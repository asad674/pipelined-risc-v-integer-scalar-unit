==> flow/design.v <==
module decode_stage(clk, rst, stall, InstrD, PCD, PCPlus4D, PCE, ALUSrcE, ALUOpE, RegWriteE, MemReadE, MemWriteE, MemToRegE, BranchE, BNEE, JMPE, WriteAddrE, 
						ReadData1_E, ReadData2_E, ImmOut_E, func7E, func3E, Rs1E, Rs2E, RdE, RegWriteW, RDW, ResultW);
	input clk, rst, RegWriteW, stall;
	input [4:0] RDW;
	input [31:0] InstrD, PCD, PCPlus4D, ResultW;
	wire [31:0] ReadData1_D, ReadData2_D, ImmOut_D;
	wire [1:0] ALUOpD;
	wire ALUSrcD, MemReadD, MemToRegD, MemWriteD, BranchD, BNED, RegWriteD, JMPD;
	reg ALUSrcD_reg, BranchD_reg, BNED_reg, JMPD_reg, RegWriteD_reg, MemReadD_reg, MemWriteD_reg, MemToRegD_reg;
	reg [1:0] ALUOpD_reg;
	reg [4:0] WriteAddrD_reg, Rs1D_reg, Rs2D_reg, RdD_reg;
	reg [31:0] ReadData1_D_reg, ReadData2_D_reg, ImmOut_D_reg, PCD_reg; 
	reg [6:0] func7D_reg;
	reg [2:0] func3D_reg;
	output ALUSrcE, BranchE, BNEE, JMPE, RegWriteE, MemReadE, MemWriteE, MemToRegE;
	output [1:0] ALUOpE;
	output [4:0] WriteAddrE, Rs1E, Rs2E, RdE;
	output [31:0] ReadData1_E, ReadData2_E, ImmOut_E, PCE;
	output [6:0] func7E;
	output [2:0] func3E;
	Control ControlUnit(.InstrD (InstrD[6:0]),
							  .func3 (InstrD[14:12]),
							  .RegWrite (RegWriteD),
							  .ALUOp (ALUOpD),
							  .ALUSrc (ALUSrcD),
							  .MemRead (MemReadD),
							  .MemToReg (MemToRegD),
							  .MemWrite (MemWriteD),
							  .Branch (BranchD),
							  .BNE (BNED),
							  .JMP (JMPD)
							  );
	RegFile RegisterFile(.clk (clk), 
								.rst (rst), 
								.RA1 (InstrD[19:15]), 
								.RA2 (InstrD[24:20]), 
								.RD1 (ReadData1_D), 
								.RD2 (ReadData2_D), 
								.WA (RDW), 
								.WD (ResultW), 
								.RegWrite(RegWriteW)
								);
	ImmGen ImmediateGeneration(.instruction (InstrD), 
										.immediate (ImmOut_D));
	always @(posedge clk or negedge rst)begin
		if (!rst )begin
			ALUSrcD_reg <= 0;
			ALUOpD_reg <= 0;
			BranchD_reg <= 0; 
			RegWriteD_reg <= 0;
			MemReadD_reg <= 0;
			MemWriteD_reg <= 0; 
			MemToRegD_reg <= 0;
			PCD_reg <= 0;
			WriteAddrD_reg <= 4'd0;
			ReadData1_D_reg <= 31'd0;
			ReadData2_D_reg <= 31'd0;
			ImmOut_D_reg <= 31'd0; 
			func7D_reg <= 7'd0;
			func3D_reg <= 3'd0;
			Rs1D_reg <= 5'd0;
			Rs2D_reg <= 5'd0;
			BNED_reg <= 0;
			JMPD_reg <= 0;
		end
		else if (stall)begin
			ALUSrcD_reg <= 0;
			ALUOpD_reg <= 0;
			BranchD_reg <= 0; 
			RegWriteD_reg <= 0;
			MemReadD_reg <= 0;
			MemWriteD_reg <= 0; 
			MemToRegD_reg <= 0;	
			BNED_reg <= 0;
			JMPD_reg <= 0;	
			PCD_reg <= PCD;
			WriteAddrD_reg <= InstrD[11:7];
			ReadData1_D_reg <= ReadData1_D;
			ReadData2_D_reg <= ReadData2_D;
			ImmOut_D_reg <= ImmOut_D; 	
			func7D_reg <= InstrD[31:25];
			func3D_reg <= InstrD[14:12];
			Rs1D_reg <= InstrD[19:15];
			Rs2D_reg <= InstrD[24:20];		
		end
		else begin
			ALUSrcD_reg <= ALUSrcD;
			ALUOpD_reg <= ALUOpD;
			BranchD_reg <= BranchD; 
			RegWriteD_reg <= RegWriteD;
			MemReadD_reg <= MemReadD;
			MemWriteD_reg <= MemWriteD; 
			MemToRegD_reg <= MemToRegD;
			PCD_reg <= PCD;
			WriteAddrD_reg <= InstrD[11:7];
			ReadData1_D_reg <= ReadData1_D;
			ReadData2_D_reg <= ReadData2_D;
			ImmOut_D_reg <= ImmOut_D; 	
			func7D_reg <= InstrD[31:25];
			func3D_reg <= InstrD[14:12];
			Rs1D_reg <= InstrD[19:15];
			Rs2D_reg <= InstrD[24:20];	
			RdD_reg <= InstrD[11:7];
			BNED_reg <= BNED;
			JMPD_reg <= JMPD;
		end
	end
	assign ALUSrcE = ALUSrcD_reg;
	assign ALUOpE = ALUOpD_reg;
	assign BranchE = BranchD_reg; 
	assign RegWriteE = RegWriteD_reg;
	assign MemReadE = MemReadD_reg;
	assign MemWriteE = MemWriteD_reg; 
	assign MemToRegE = MemToRegD_reg;
	assign PCE = PCD_reg;
	assign WriteAddrE = WriteAddrD_reg;
	assign ReadData1_E = ReadData1_D_reg;
	assign ReadData2_E = ReadData2_D_reg;
	assign ImmOut_E = ImmOut_D_reg; 	
	assign func7E = func7D_reg;
	assign func3E = func3D_reg;
	assign  Rs1E = Rs1D_reg;
	assign  Rs2E = Rs2D_reg;
	assign  RdE = RdD_reg;
	assign  BNEE = BNED_reg;
	assign  JMPE = JMPD_reg;
	endmodule
	module Control(InstrD, func3, RegWrite, ALUOp, ALUSrc, MemRead, MemToReg, MemWrite, Branch, BNE, JMP);
	input [6:0] InstrD;
	input [2:0] func3;
	output RegWrite, ALUSrc, MemRead, MemToReg, MemWrite, Branch, BNE, JMP;
	output [1:0] ALUOp;
	assign ALUSrc = (InstrD == 7'b0000011 | InstrD == 7'b0010011) ? 1'b1 : 1'b0;
	assign MemToReg = (InstrD == 7'b0000011) ? 1'b1 : 1'b0;
	assign RegWrite = (InstrD == 7'b0110011 | InstrD == 7'b0010011 | InstrD == 7'b0000011) ? 1'b1 : 1'b0; 
	assign MemRead = (InstrD == 7'b0000011) ? 1'b1 : 1'b0;
	assign MemWrite = (InstrD == 7'b0100011) ? 1'b1 : 1'b0;
	assign Branch = (InstrD == 7'b1100011 & func3 == 3'b000) ? 1'b1 : 1'b0;
	assign BNE = (InstrD == 7'b1100011 & func3 == 3'b001) ? 1'b1 : 1'b0;
	assign JMP = (InstrD == 7'b1101111) ? 1'b1 : 1'b0;
	assign ALUOp[1] = (InstrD == 7'b0110011) ? 1'b1 : 1'b0;
	assign ALUOp[0] = (InstrD == 7'b1100011) ? 1'b1 : 1'b0;
	endmodule
	module RegFile(clk, rst, RA1, RA2, RD1, RD2, WA, WD, RegWrite);
		input clk, rst, RegWrite;
		input [4:0] RA1, RA2, WA; 
		input [31:0] WD;
		output [31:0] RD1, RD2;
		reg [31:0] Registers [31:0];
		integer i;
		initial begin
			for (i = 0; i < 32; i = i + 1) begin
				Registers[i] = 32'd0;
			end
		end
		always@(negedge clk)begin
		if (RegWrite==1 && WA != 5'd0)
			Registers[WA] <= WD;
		else 
			Registers[WA] <= Registers[WA];
		end
		assign RD1 = (!rst) ? 32'd0 : Registers[RA1];
		assign RD2 = (!rst) ? 32'd0 : Registers[RA2];
	endmodule
	module ImmGen(instruction, immediate);
		input [31:0] instruction;
		output reg [31:0] immediate;
		always @ (instruction)
		begin
			if (instruction [6:0] == 7'b0000011 || instruction [6:0] == 7'b0010011)
			begin
				immediate [11:0] = instruction[31:20];
				immediate [31:12] = {20{instruction[31]}};
			end
			else 	if (instruction [6:0] == 7'b0100011)
			begin
				immediate [4:0] = instruction[11:7];
				immediate [11:5] = instruction[31:25];
				immediate [31:12] = {20{instruction[31]}};
			end
			else 	if (instruction [6:0] == 7'b1100011)
			begin
				immediate [0] = 1'b0;
				immediate [11] = instruction[7];
				immediate [4:1] = instruction[11:8];
				immediate [10:5] = instruction[30:25];
				immediate [31:12] = {20{instruction[31]}};
			end
			else 	if (instruction [6:0] == 7'b1101111)
			begin
				immediate [0] = 1'b0;
				immediate [19:12] = instruction[19:12];
				immediate [11] = instruction[20];
				immediate [10:1] = instruction[30:21];
				immediate [31:20] = {12{instruction[31]}};
			end
			else
			begin
				immediate [31:12] = instruction[31:12];
				immediate [11:0] = 0;
			end
		end
endmodule 
Reports on decode_stage
Tool output for the design above, in the order of the flow.
Line numbers count from 1 in the design file above.
Operators: Yosys type, input widths -> output width; for muxes data width and select width s.
Library cell names are shortened.
The mark -- stands for no value.

set-up
  top = decode_stage
  clock port = clk
  library = sky130hd
  library corner = tt_025C_1v80

After elaboration
Yosys after proc, flatten, opt, wreduce and memory -nomap, before mapping. Enables and synchronous resets that opt folds into registers are not counted as muxes. Memory bits, and registers merged into a memory's read port (data or address), are not among the register bits. Print and check cells are not counted. Equal cells are merged and count once.
Memory sizes are those after Yosys's memory passes, which may raise the word count (mostly to a power of two), join words into wider ones and drop unused or constant bits.

cells by class
  $add $sub $neg = 0
  multiply operators = 0
  divide/modulo/power cells = 0
  order comparisons = 0
  equality and inequality tests = 8
  shift-type cells = 0
  muxes and demuxes = 36
  bitwise gates (word level) = 7
  reductions and logical operators = 6

operators by type and width
  kind                count
  $mux 32             5
  $mux 19             3
  $mux 1              20
  $eq 7x6->1 const B  2
  $eq 7x7->1 const B  2
  $mux 12             1
  $mux 11             1
  $mux 10             1
  $eq 7x2->1 const B  1
  $eq 7x5->1 const B  1
  $mux 7              1
  $mux 6              1
  $reduce_bool 5->1   1
  $mux 5              1
  $or 1x1->1          4
  $reduce_and 2->1    2
  $mux 4              1
  $eq 3x1->1 const B  1
  $logic_not 3->1     1
  $and 1x1->1         2
  $mux 2              1
  $ne 1x1->1 const B  1
  $logic_and 1x1->1   1
  $logic_or 1x1->1    1
  $not 1->1           1

bit counts
  register bits after elaboration = 167
  bits in latches = 0
  RAM bits = 1024
  bits in read-only memories = 0
  clocked read ports x word width = 0
  memories = 1
  input port bits = 137
  output and inout bits = 168
  cells after elaboration = 76

memory list
  memory                  depth  bits a word  rd ports  wr ports  RTL line  RTL
  RegisterFile.Registers  32     32           2         1         149       reg [31:0] Registers [31:0];

Longest topological paths
Depth = most cells in a row (Yosys ltp): at word level without a register or memory, in the mapped netlist without a sequential cell, where the memories' decode and read muxes count.

depth
  depth in word-level cells = 5
  ABC_AREA = 0
  gate-level depth with buffers = 9
  mapped depth without buffers = 4

After synthesis
Yosys stat after the flow's synthesis: flattened, memories mapped to cells. It holds for the ABC_AREA given above (unset counts as 0); a run with the other value may have another netlist.
Totals and module areas in this step are rounded.

mapped netlist
  cells in the netlist = 2570
  mapped area = 51960 um2
  sequential area = 34930 um2
  flip-flop cells = 1190
  buffers = 203

cells by type
  type       count  total area (um2)
  edfxtp_1   1029   3.09E+04
  mux4_2     448    1.01E+04
  dfrtp_1    161    4.03E+03
  mux2_2     129    1.45E+03
  mux2i_1    128    1.28E+03
  o221ai_1   64     560.538
  a22oi_1    64     480.461
  a221oi_1   52     455.437
  a31oi_1    64     400.384
  clkbuf_1   103    386.621
  buf_6      25     281.52
  buf_2      38     190.182
  nor2_1     46     172.666
  o21ai_0    33     165.158
  nand2_1    38     142.637
  o21ai_1    28     140.134
  o2111ai_1  12     105.101
  a21o_1     12     90.086

Other cell types: 26; their cells: 96.
The figures by module come from a second, unflattened synthesis with its own total; it is not the netlist above.

second synthesis, totals
  cell total of the unflattened synthesis = 2610
  area (unflattened synthesis) = 52380 um2

Rows give one instance, submodules left out.

by module
  module        times used  cells  area (um2)  sequential area (um2)
  RegFile       1           2336   47280       30750
  decode_stage  1           180    4347        4229
  ImmGen        1           76     618.1       0.0
  Control       1           18     131.4       0.0

Hand-over note for decode_stage

Record of 2 stored runs of the RTL-to-layout flow on decode_stage, platform sky130hd. The runs are unordered. Constraints: input delay and output delay 20% of the set period each, output load 0.01 pF.
The measured numbers are rounded.
Settings: - = not set for that run.

name                                       flow run 1  flow run 2
period_ns                                  6.15        8.21
CORE_UTILIZATION                           34          40
SETUP_SLACK_MARGIN                         1.26        0.44
PLACE_DENSITY_LB_ADDON                     0.14        -
HOLD_SLACK_MARGIN                          0.25        -
CELL_PAD_IN_SITES_GLOBAL_PLACEMENT         2           -
TNS_END_PERCENT                            85          -
CAP_MARGIN                                 5           20
SLEW_MARGIN                                0           20
MAX_ROUTING_LAYER                          met5        -
CORE_MARGIN                                2           2
chip area in the Yosys report (um2)        51960       51960
die area (um2)                             156000      132800
std-cell area (final layout) (um2)         72140       66050
setup slack of the critical path (ps)      920         1043
total negative slack on setup checks (ps)  0           0

End of note.
